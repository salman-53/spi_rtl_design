==> flow/design.v <==
`timescale 1ns/1ps
module adar_top (
    input logic clk,
    input logic rst_n,
    output logic sclk,
    output logic csb,
    output logic mosi,
    input  logic miso
);
    logic cmd_valid;
    logic cmd_write;
    logic [6:0] cmd_addr;  
    logic [23:0] cmd_wdata24;  
    logic resp_valid;
    logic [23:0] resp_rdata24;
    logic mem_resp_valid;
    logic [23:0] mem_resp_rdata;
    data_mgmt_mem_if #(.ADDR_WIDTH(7), .DATA_WIDTH(24)) data_if (
        .clk(clk), .rst_n(rst_n),
        .cmd_valid(cmd_valid),
        .cmd_write(cmd_write),
        .cmd_addr(cmd_addr),
        .cmd_wdata(cmd_wdata24[23:0]),
        .resp_valid(mem_resp_valid),
        .resp_rdata(mem_resp_rdata),
        .det_update_valid(), .det_index(), .det_value(),
        .temp_update_valid(), .temp_raw_value(),
        .mem_busy()
    );
    logic spi_cmd_valid;
    logic spi_cmd_write;
    logic [13:0] spi_cmd_addr;
    logic [7:0]  spi_cmd_wdata;
    logic spi_resp_valid;
    logic [7:0] spi_resp_rdata;
    logic [1:0] spi_mode;
    integer prescale = 4;
    spi_master #(.ADDR_WIDTH(14), .DATA_WIDTH(8)) spi0 (
        .clk(clk), .rst_n(rst_n),
        .cmd_valid(spi_cmd_valid),
        .cmd_write(spi_cmd_write),
        .cmd_addr(spi_cmd_addr),
        .cmd_wdata(spi_cmd_wdata),
        .resp_valid(spi_resp_valid),
        .resp_rdata(spi_resp_rdata),
        .sclk(sclk), .csb(csb), .mosi(mosi), .miso(miso),
        .spi_mode(spi_mode), .prescale(prescale)
    );
    typedef enum logic [2:0] {T_IDLE, T_WRITE_BEAMS, T_READ_DET0, T_READ_TEMP, T_WAIT_RESP} tstate_t;
    tstate_t tstate, tnext;
    logic [6:0] beam_idx;
    always_ff @(posedge clk or negedge rst_n) begin
        if (!rst_n) begin
            tstate <= T_IDLE; beam_idx <= 0;
            spi_cmd_valid <= 0;
            cmd_valid <= 0;
            spi_mode <= 2'b00;
        end else begin
            tstate <= tnext;
            if (tstate == T_WRITE_BEAMS) begin
                if (!mem_resp_valid) begin
                    cmd_valid <= 1;
                    cmd_write <= 0;
                    cmd_addr <= beam_idx;
                end else begin
                    cmd_valid <= 0;
                    spi_cmd_valid <= 1;
                    spi_cmd_write <= 1;
                    spi_cmd_addr <= 14'h1000 + beam_idx;  
                    spi_cmd_wdata <= mem_resp_rdata[7:0];  
                end
            end else if (tstate == T_READ_DET0) begin
                if (!spi_cmd_valid && !spi_resp_valid) begin
                    spi_cmd_valid <= 1;
                    spi_cmd_write <= 1;
                    spi_cmd_addr <= 14'h0032;  
                    spi_cmd_wdata <= 8'h20;    
                end
            end else begin
                cmd_valid <= 0;
                spi_cmd_valid <= 0;
            end
            if (spi_cmd_valid) spi_cmd_valid <= 0;
            if (cmd_valid) cmd_valid <= 0;
        end
    end
    always_comb begin
        tnext = tstate;
        case (tstate)
            T_IDLE: tnext = T_WRITE_BEAMS;
            T_WRITE_BEAMS: if (beam_idx == 7'd120) tnext = T_READ_DET0;
            T_READ_DET0: if (spi_resp_valid) tnext = T_READ_TEMP;
            T_READ_TEMP: if (spi_resp_valid) tnext = T_IDLE;
            default: tnext = T_IDLE;
        endcase
    end
endmodule
`timescale 1ns / 1ps
module data_mgmt_mem_if #(
    parameter ADDR_WIDTH = 7,         
    parameter DATA_WIDTH = 24         
)(
    input  logic                     clk,
    input  logic                     rst_n,
    input  logic                     cmd_valid,    
    input  logic                     cmd_write,    
    input  logic [ADDR_WIDTH-1:0]    cmd_addr,     
    input  logic [DATA_WIDTH-1:0]    cmd_wdata,    
    output logic                     resp_valid,   
    output logic [DATA_WIDTH-1:0]    resp_rdata,   
    input  logic                     det_update_valid,
    input  logic [1:0]               det_index,    
    input  logic [DATA_WIDTH-1:0]    det_value,
    input  logic                     temp_update_valid,
    input  logic [DATA_WIDTH-1:0]    temp_raw_value,
    output logic                     mem_busy
);
    localparam MEM_DEPTH = (1 << ADDR_WIDTH);
    logic [DATA_WIDTH-1:0] beam_mem [0:MEM_DEPTH-1];
    logic [DATA_WIDTH-1:0] rf_detectors [0:3];
    logic [DATA_WIDTH-1:0] temp_raw_reg;
    typedef enum logic [1:0] {IDLE, ACCEPT, RESP} state_t;
    state_t state, next_state;
    assign mem_busy = (state != IDLE);
    always_comb begin
        next_state = state;
        case (state)
            IDLE:   if (cmd_valid) next_state = ACCEPT;
            ACCEPT: next_state = RESP;
            RESP:   next_state = IDLE;
            default: next_state = IDLE;
        endcase
    end
    integer i;
    always_ff @(posedge clk or negedge rst_n) begin
        if (!rst_n) begin
            state <= IDLE;
            resp_valid <= 1'b0;
            resp_rdata <= '0;
            for (i = 0; i < MEM_DEPTH; i++) beam_mem[i] <= '0;
            for (i = 0; i < 4; i++) rf_detectors[i] <= '0;
            temp_raw_reg <= '0;
        end else begin
            state <= next_state;
            if (state == RESP && next_state == IDLE)
                resp_valid <= 1'b0;
            if (det_update_valid)
                rf_detectors[det_index] <= det_value;
            if (temp_update_valid)
                temp_raw_reg <= temp_raw_value;
            case (state)
                ACCEPT: begin
                    if (cmd_write) begin
                        if (cmd_addr < 121) begin
                            beam_mem[cmd_addr] <= cmd_wdata;
                            resp_rdata <= cmd_wdata;  
                        end else begin
                            unique case (cmd_addr)
                                7'd121: rf_detectors[0] <= cmd_wdata;
                                7'd122: rf_detectors[1] <= cmd_wdata;
                                7'd123: rf_detectors[2] <= cmd_wdata;
                                7'd124: rf_detectors[3] <= cmd_wdata;
                                7'd125: temp_raw_reg    <= cmd_wdata;
                                default: ;
                            endcase
                            resp_rdata <= cmd_wdata;  
                        end
                    end else begin
                        if (cmd_addr < 121) begin
                            resp_rdata <= beam_mem[cmd_addr];
                        end else begin
                            unique case (cmd_addr)
                                7'd121: resp_rdata <= rf_detectors[0];
                                7'd122: resp_rdata <= rf_detectors[1];
                                7'd123: resp_rdata <= rf_detectors[2];
                                7'd124: resp_rdata <= rf_detectors[3];
                                7'd125: resp_rdata <= temp_raw_reg;
                                default: resp_rdata <= '0;
                            endcase
                        end
                    end
                end
                RESP: begin
                    resp_valid <= 1'b1;
                end
            endcase
        end
    end
endmodule
`timescale 1ns/1ps
module spi_master #(
    parameter ADDR_WIDTH = 14,           
    parameter DATA_WIDTH = 8,           
    parameter FRAME_BITS = 24          
)(
    input  logic                 clk,         
    input  logic                 rst_n,
    input  logic                   cmd_valid,        
    input  logic                   cmd_write,       
    input  logic  [ADDR_WIDTH-1:0] cmd_addr,       
    input  logic  [DATA_WIDTH-1:0] cmd_wdata,     
    output logic                   resp_valid,   
    output logic  [DATA_WIDTH-1:0] resp_rdata,  
    output logic                 sclk,           
    output logic                 csb,           
    output logic                 mosi,         
    input  logic                 miso,        
    input  logic [1:0]          spi_mode,      
    input  integer              prescale      
);
    typedef enum logic [2:0] {IDLE, ASSERT_CS, SHIFT, DEASSERT_CS, RESP} state_t;  
    state_t state, next_state;
    logic [FRAME_BITS-1:0] shift_reg;  
    integer bit_cnt;                  
    integer sclk_cnt;                
    logic sclk_int;                 
    logic sclk_en;                 
    logic sample_edge;            
    logic drive_edge;            
    logic cpol, cpha;           
    always_comb begin
        cpol = (spi_mode[1]);            
        cpha = (spi_mode[0]);           
    end
    always_ff @(posedge clk or negedge rst_n) begin
        if (!rst_n) begin
            sclk_cnt <= 0;         
            sclk_int <= 1'b0;     
            sclk_en  <= 1'b0;    
        end else begin
            if (state == SHIFT) begin   
                sclk_en <= 1'b1;       
                if (sclk_cnt >= prescale-1) begin
                    sclk_cnt <= 0;            
                    sclk_int <= ~sclk_int;   
                end else begin
                    sclk_cnt <= sclk_cnt + 1;
                end
            end else begin   
                sclk_en  <= 1'b0;     
                sclk_cnt <= 0;       
                sclk_int <= cpol ? 1'b1 : 1'b0;  
            end
        end
    end
    always_comb begin
        sclk = sclk_int;
    end
    logic [ADDR_WIDTH-1:0] addr_reg;      
    logic [DATA_WIDTH-1:0] data_reg;     
    always_ff @(posedge clk or negedge rst_n) begin
        if (!rst_n) begin
            shift_reg <= '0;      
            addr_reg <= '0;
            data_reg <= '0;
        end else begin
            if (state == ASSERT_CS && next_state == SHIFT) begin
                addr_reg <= cmd_addr;       
                data_reg <= cmd_wdata;     
                shift_reg <= { cmd_write ? 1'b1 : 1'b0,
                               cmd_addr,
                               cmd_wdata,
                               1'b0 };
            end
        end
    end
    always_ff @(posedge clk or negedge rst_n) begin
        if (!rst_n) begin
            state <= IDLE;              
            csb <= 1'b1;               
            mosi <= 1'b0;             
            bit_cnt <= FRAME_BITS;   
            resp_valid <= 1'b0;
            resp_rdata <= '0;
        end else begin
            state <= next_state;
            resp_valid <= 1'b0;   
            case (state)
                IDLE: begin
                    csb <= 1'b1;     
                    mosi <= 1'b0;
                    bit_cnt <= FRAME_BITS;
                end
                ASSERT_CS: begin
                    csb <= 1'b0;     
                    if (cpha == 0) begin
                        mosi <= shift_reg[FRAME_BITS-1];  
                    end
                end
                SHIFT: begin
                    if (sclk_en) begin   
                        if (sclk_cnt == 0) begin
                            if (sclk_int == (cpol ^ 1)) begin  
                                if (cpha == 0) begin
                                    shift_reg <= { shift_reg[FRAME_BITS-2:0], miso };
                                    bit_cnt <= bit_cnt - 1;
                                    mosi <= (bit_cnt-1 > 0) ? shift_reg[FRAME_BITS-2] : 1'b0;
                                end else begin
                                    mosi <= (bit_cnt > 0) ? shift_reg[FRAME_BITS-1] : 1'b0;
                                end
                            end else begin
                                if (cpha == 1) begin
                                    shift_reg <= { shift_reg[FRAME_BITS-2:0], miso };
                                    bit_cnt <= bit_cnt - 1;
                                    mosi <= (bit_cnt-1 > 0) ? shift_reg[FRAME_BITS-2] : 1'b0;
                                end else begin
                                    mosi <= (bit_cnt > 0) ? shift_reg[FRAME_BITS-1] : 1'b0;
                                end
                            end
                        end
                    end
                end
                DEASSERT_CS: begin
                    csb <= 1'b1;   
                end
                RESP: begin
                    resp_valid <= 1'b1;
                    resp_rdata <= shift_reg[DATA_WIDTH-1:0];   
                end
            endcase
        end
    end
    always_comb begin
        next_state = state;
        case (state)
            IDLE: begin
                if (cmd_valid) begin
                   next_state = ASSERT_CS;
                end
            end
            ASSERT_CS: begin
                next_state = SHIFT;
            end
            SHIFT: begin
                if (bit_cnt <= 0) begin
                next_state = DEASSERT_CS;
                end
            end
            DEASSERT_CS: begin
                next_state = RESP;
            end
            RESP: begin
                next_state = IDLE;
            end
            default: next_state = IDLE;
        endcase
    end
endmodule
Reports on adar_top --
The steps from the RTL of adar_top to its reports follow in flow order. Line numbers count from 1 in the design file above. Library cell names are shortened. A cell with n/a has no value.
Set-up: top adar_top, clock input clk, standard-cell library sky130hd, corner tt_025C_1v80

Elaborated design --
Yosys after proc, flatten, opt, wreduce and memory -nomap, before mapping. Print and check cells are not counted. Equal cells are merged and count once.
Word-level totals: bits in registers 80, input bits 3, output and inout port bits 3, word-level cells 87
Operators by class: add/sub/neg operators 2, order comparisons 2, equality and inequality tests 17, mux-type cells 32, bitwise operators 2, reduce/logical cells 19
Operators with widths (count):
- two-way mux 32 bit | 5
- parallel mux 32 bit (select 2 bit) | 1
- less-or-equal comparator 32 x 1 -> 1 bit with constant B | 1
- adder 32 x 2 -> 32 bit with constant B | 1
- subtractor 32 x 2 -> 32 bit with constant B | 1
- greater-or-equal comparator 32 x 3 -> 1 bit with constant B | 1
- logical NOT 32 bit | 1
- parallel mux 3 bit (select 4 bit) | 2
- two-way mux 1 bit | 16
- equality test 3 x 2 -> 1 bit with constant B | 4
- two-way mux 3 bit | 4
- != test 2 bit with constant B | 5
- != test 2 x 1 -> 1 bit with constant B | 3
- nonzero test 2 bit | 3
- equality test 3 x 1 -> 1 bit with constant B | 2
- logical NOT 3 bit | 2
- AND reduction 3 bit | 2
- logical NOT 2 bit | 2
- OR reduction 2 bit | 2
- AND reduction 4 bit | 1
- parallel mux 2 bit (select 2 bit) | 1
- parallel mux 1 bit (select 2 bit) | 2
- equality test 3 bit with constant B | 1
- nonzero test 3 bit | 1
- logical AND 1 bit | 2
- NOT 1 bit | 2
- logical NOT 1 bit | 2
- equality test 2 x 1 -> 1 bit with constant B | 1
Other operator kinds: 3; their cells: 3.

Longest topological paths --
Depth = most cells in a row (Yosys ltp): at word level without a register or memory, in the mapped netlist without a sequential cell, where the memories' decode and read muxes count.
Logic depth: depth after elaboration 6, ABC_AREA 0, mapped depth 9

Mapped cells and area --
Yosys stat after the flow's synthesis: flattened, memories mapped to cells. It holds for the ABC_AREA given above (unset counts as 0); a run with the other value may have another netlist.
Cells by type:
- dfrtp_1 | count 76, area in all 1.9E+03 µm²
- xnor2_1 | count 19, area in all 166.41 µm²
- nor2_1 | count 43, area in all 161.405 µm²
- dfstp_2 | count 6, area in all 157.651 µm²
- or3_1 | count 22, area in all 137.632 µm²
- a21oi_1 | count 27, area in all 135.13 µm²
- nor4_1 | count 20, area in all 125.12 µm²
- xor2_1 | count 12, area in all 105.101 µm²
- nor3_1 | count 16, area in all 80.077 µm²
- nand4_1 | count 12, area in all 75.072 µm²
- nand3_1 | count 14, area in all 70.067 µm²
- o21ai_0 | count 14, area in all 70.067 µm²
- o41ai_1 | count 8, area in all 70.067 µm²
- nand2_1 | count 18, area in all 67.565 µm²
- or4_1 | count 9, area in all 67.565 µm²
- o31ai_1 | count 8, area in all 60.058 µm²
- inv_1 | count 15, area in all 56.304 µm²
- nand4b_1 | count 6, area in all 52.55 µm²
Not listed: further types 27, cells in them 68.
Mapped netlist: mapped cells 413, cell area after synthesis 4050.1 µm², sequential part of the area 2059.5 µm², mapped flip-flops 82, buffer cells 18
By module: a second synthesis without flattening, with its own total; a netlist apart from the flattened one above.
Second synthesis, totals: cells (unflattened synthesis) 11409, area (unflattened synthesis) 147473.9 µm²
Rows give one instance, submodules left out.
Modules:
- data_mgmt_mem_if | times used 1, cells 10821, area 141833.5 µm², sequential area 80552.3 µm²
- spi_master | times used 1, cells 567, area 5220.0 µm², sequential area 1831.8 µm²
- adar_top | times used 1, cells 21, area 420.4 µm², sequential area 366.6 µm²

Timing after synthesis --
Source: OpenSTA report_checks on the synthesized netlist (no wires, ideal clock, input and output delay 20% of the period each), path of least setup slack; recovery checks are left aside. Register names are those of the netlist, which keeps one name where synthesis merged equal registers.
Path after synthesis: kind register to register, from register spi0.bit_cnt[5], to register spi0.bit_cnt[23], clock period 5.57 ns, setup time 0.077 ns, launch time at the first pin 0.000 ns, data arrival time 2.339 ns, required time 5.493 ns, setup slack 3.153 ns, path delay 2.416 ns, stages 8, synthesis period reached 2.417 ns
"path delay" is the arrival time less input delay plus setup time. "stages": output pins that drive a net of the path, with the launching flip-flop's if there is one; two outputs of one cell count as two. "synthesis period reached" is the clock period less the worst setup slack; recovery checks do not enter. This is arithmetic on one report: input and output delays are still those of the set period (20% each). The rows between start and end are the longest chain of elaborated cells between them; the timing report does not say that the signal goes this way. Where chains are equally long, one stands for them. Each line given opens the expression or statement behind the cell; cells for indexed reads and writes are added by Yosys, which also makes memories of some case tables. At most two assigning lines are given for a register; there are more.
On the way, after synthesis: path through dfrtp_1 or4_4 or4_1 buf_2 or2_4 buf_6 or4_1 a21oi_1, cells in the longest elaborated chain 5
Ends and longest elaborated chain, after synthesis:
- start: declaration | RTL line 214 | integer bit_cnt;
- start: assignment | RTL line 296 | bit_cnt <= bit_cnt - 1;
- start: assignment | RTL line 304 | bit_cnt <= bit_cnt - 1;
- subtractor 32 x 2 -> 32 bit | RTL line 296
- two-way mux 32 bit | RTL line 293 | if (sclk_int == (cpol ^ 1)) begin
- two-way mux 32 bit | RTL line 292 | if (sclk_cnt == 0) begin
- two-way mux 32 bit | RTL line 291 | if (sclk_en) begin
- parallel mux 32 bit (select 2 bit) | RTL line 278 | case (state)
- end: assignment | RTL line 296
- end: assignment | RTL line 304
- end: declaration | RTL line 214

Path in the finished layout --
From the final timing report of run A: the path of least setup slack in the routed layout; clock arrival at registers is part of the times.
Path post-layout: kind register to register, from register spi0.bit_cnt[15], to register spi0.bit_cnt[30], clock period 3.32 ns, setup time 0.07 ns, launch time at the first pin 0.33 ns, data arrival time 2.98 ns, required time 3.58 ns, setup slack 0.60 ns, stages 6
The rows between start and end are the longest chain of elaborated cells between them; the timing report does not say that the signal goes this way. Where chains are equally long, one stands for them. At most two assigning lines are given for a register; there are more.
On the way, post-layout: path through dfrtp_1 or4_1 or3_1 or4_1 or3_1 a21oi_1, cells in the longest elaborated chain 5
Ends and longest elaborated chain, post-layout:
- start: declaration | RTL line 214 | integer bit_cnt;
- start: assignment | RTL line 296 | bit_cnt <= bit_cnt - 1;
- start: assignment | RTL line 304 | bit_cnt <= bit_cnt - 1;
- subtractor 32 x 2 -> 32 bit | RTL line 296
- two-way mux 32 bit | RTL line 293 | if (sclk_int == (cpol ^ 1)) begin
- two-way mux 32 bit | RTL line 292 | if (sclk_cnt == 0) begin
- two-way mux 32 bit | RTL line 291 | if (sclk_en) begin
- parallel mux 32 bit (select 2 bit) | RTL line 278 | case (state)
- end: assignment | RTL line 296
- end: assignment | RTL line 304
- end: declaration | RTL line 214

adar_top through Yosys and OpenROAD on sky130hd: 2 stored runs, unordered, with their settings and measured results. The constraints put input and output delay at 20% of the set period each and load the outputs with 0.01 pF.
"achieved period" = clock period - worst setup slack. The figure is calculated, with input and output delays left at 20% of the set period.
"time used up by the worst setup path" = time allowed to the worst setup path (clock period - input delay - output delay, where it has them) - its slack; a late launch clock adds to it, a late capture clock takes from it.
By "overall power" is meant OpenSTA's value without simulated activity: inputs other than the clock are taken to toggle once in ten clock periods, and the tool carries that through the logic.

[run A] flow files
==> flow/run.sh <==
#!/bin/bash
# the make line also repeats the synthesis and layout settings of config.mk as NAME=value (left out here)
make -C /OpenROAD-flow-scripts/flow DESIGN_CONFIG=/design/flow/config.mk WORK_HOME=/design/flow/orfs CLKGATE_MAP_FILE= finish
==> flow/config.mk <==
export PLATFORM = sky130hd
export DESIGN_NAME = adar_top
export DESIGN_NICKNAME = adar_top
export VERILOG_FILES = /design/flow/design.v
export SDC_FILE = /design/flow/constraint.sdc
export NUM_CORES = 4
export LEC_CHECK = 0
export CAP_MARGIN = 5
export CORE_ASPECT_RATIO = 0.88
export CORE_MARGIN = 6
export CORE_UTILIZATION = 38
export PLACE_DENSITY_LB_ADDON = 0.19
export SLEW_MARGIN = 20
==> flow/constraint.sdc <==
create_clock -name core_clock -period 3.32 [get_ports {clk}]
set_input_delay 0.6640 -clock core_clock [delete_from_list [all_inputs] [get_ports {clk}]]
set_output_delay 0.6640 -clock core_clock [all_outputs]
set_load 0.01 [all_outputs]

[run A] result: achieved period 2.724 ns; post-route setup TNS 0.000 ns; utilization after routing 44.8%; standard-cell area after routing 4,536.9 µm²; worst setup slack after layout 0.596 ns; time used up by the worst setup path 2.72 ns; critical path kind register to register; overall power 2,047 uW; die area 13,284.5 µm²; chip area after synthesis (Yosys) 4,050.1 µm²; worst hold slack after layout 0.352 ns

[run B] flow files
==> flow/run.sh <==
#!/bin/bash
# the make line also repeats the synthesis and layout settings of config.mk as NAME=value (left out here)
make -C /OpenROAD-flow-scripts/flow DESIGN_CONFIG=/design/flow/config.mk WORK_HOME=/design/flow/orfs CLKGATE_MAP_FILE= finish
==> flow/config.mk <==
export PLATFORM = sky130hd
export DESIGN_NAME = adar_top
export DESIGN_NICKNAME = adar_top
export VERILOG_FILES = /design/flow/design.v
export SDC_FILE = /design/flow/constraint.sdc
export NUM_CORES = 4
export LEC_CHECK = 0
export CAP_MARGIN = 20
export CORE_MARGIN = 2
export CORE_UTILIZATION = 40
export SLEW_MARGIN = 20
==> flow/constraint.sdc <==
create_clock -name core_clock -period 1.46 [get_ports {clk}]
set_input_delay 0.2920 -clock core_clock [delete_from_list [all_inputs] [get_ports {clk}]]
set_output_delay 0.2920 -clock core_clock [all_outputs]
set_load 0.01 [all_outputs]

[run B] result: achieved period 2.302 ns; post-route setup TNS -41.242 ns; utilization after routing 65.1%; standard-cell area after routing 6,393.6 µm²; worst setup slack after layout -0.842 ns; time used up by the worst setup path 2.30 ns; critical path kind register to register; overall power 4,127 uW; die area 10,946.4 µm²; chip area after synthesis (Yosys) 4,050.1 µm²; worst hold slack after layout 0.356 ns
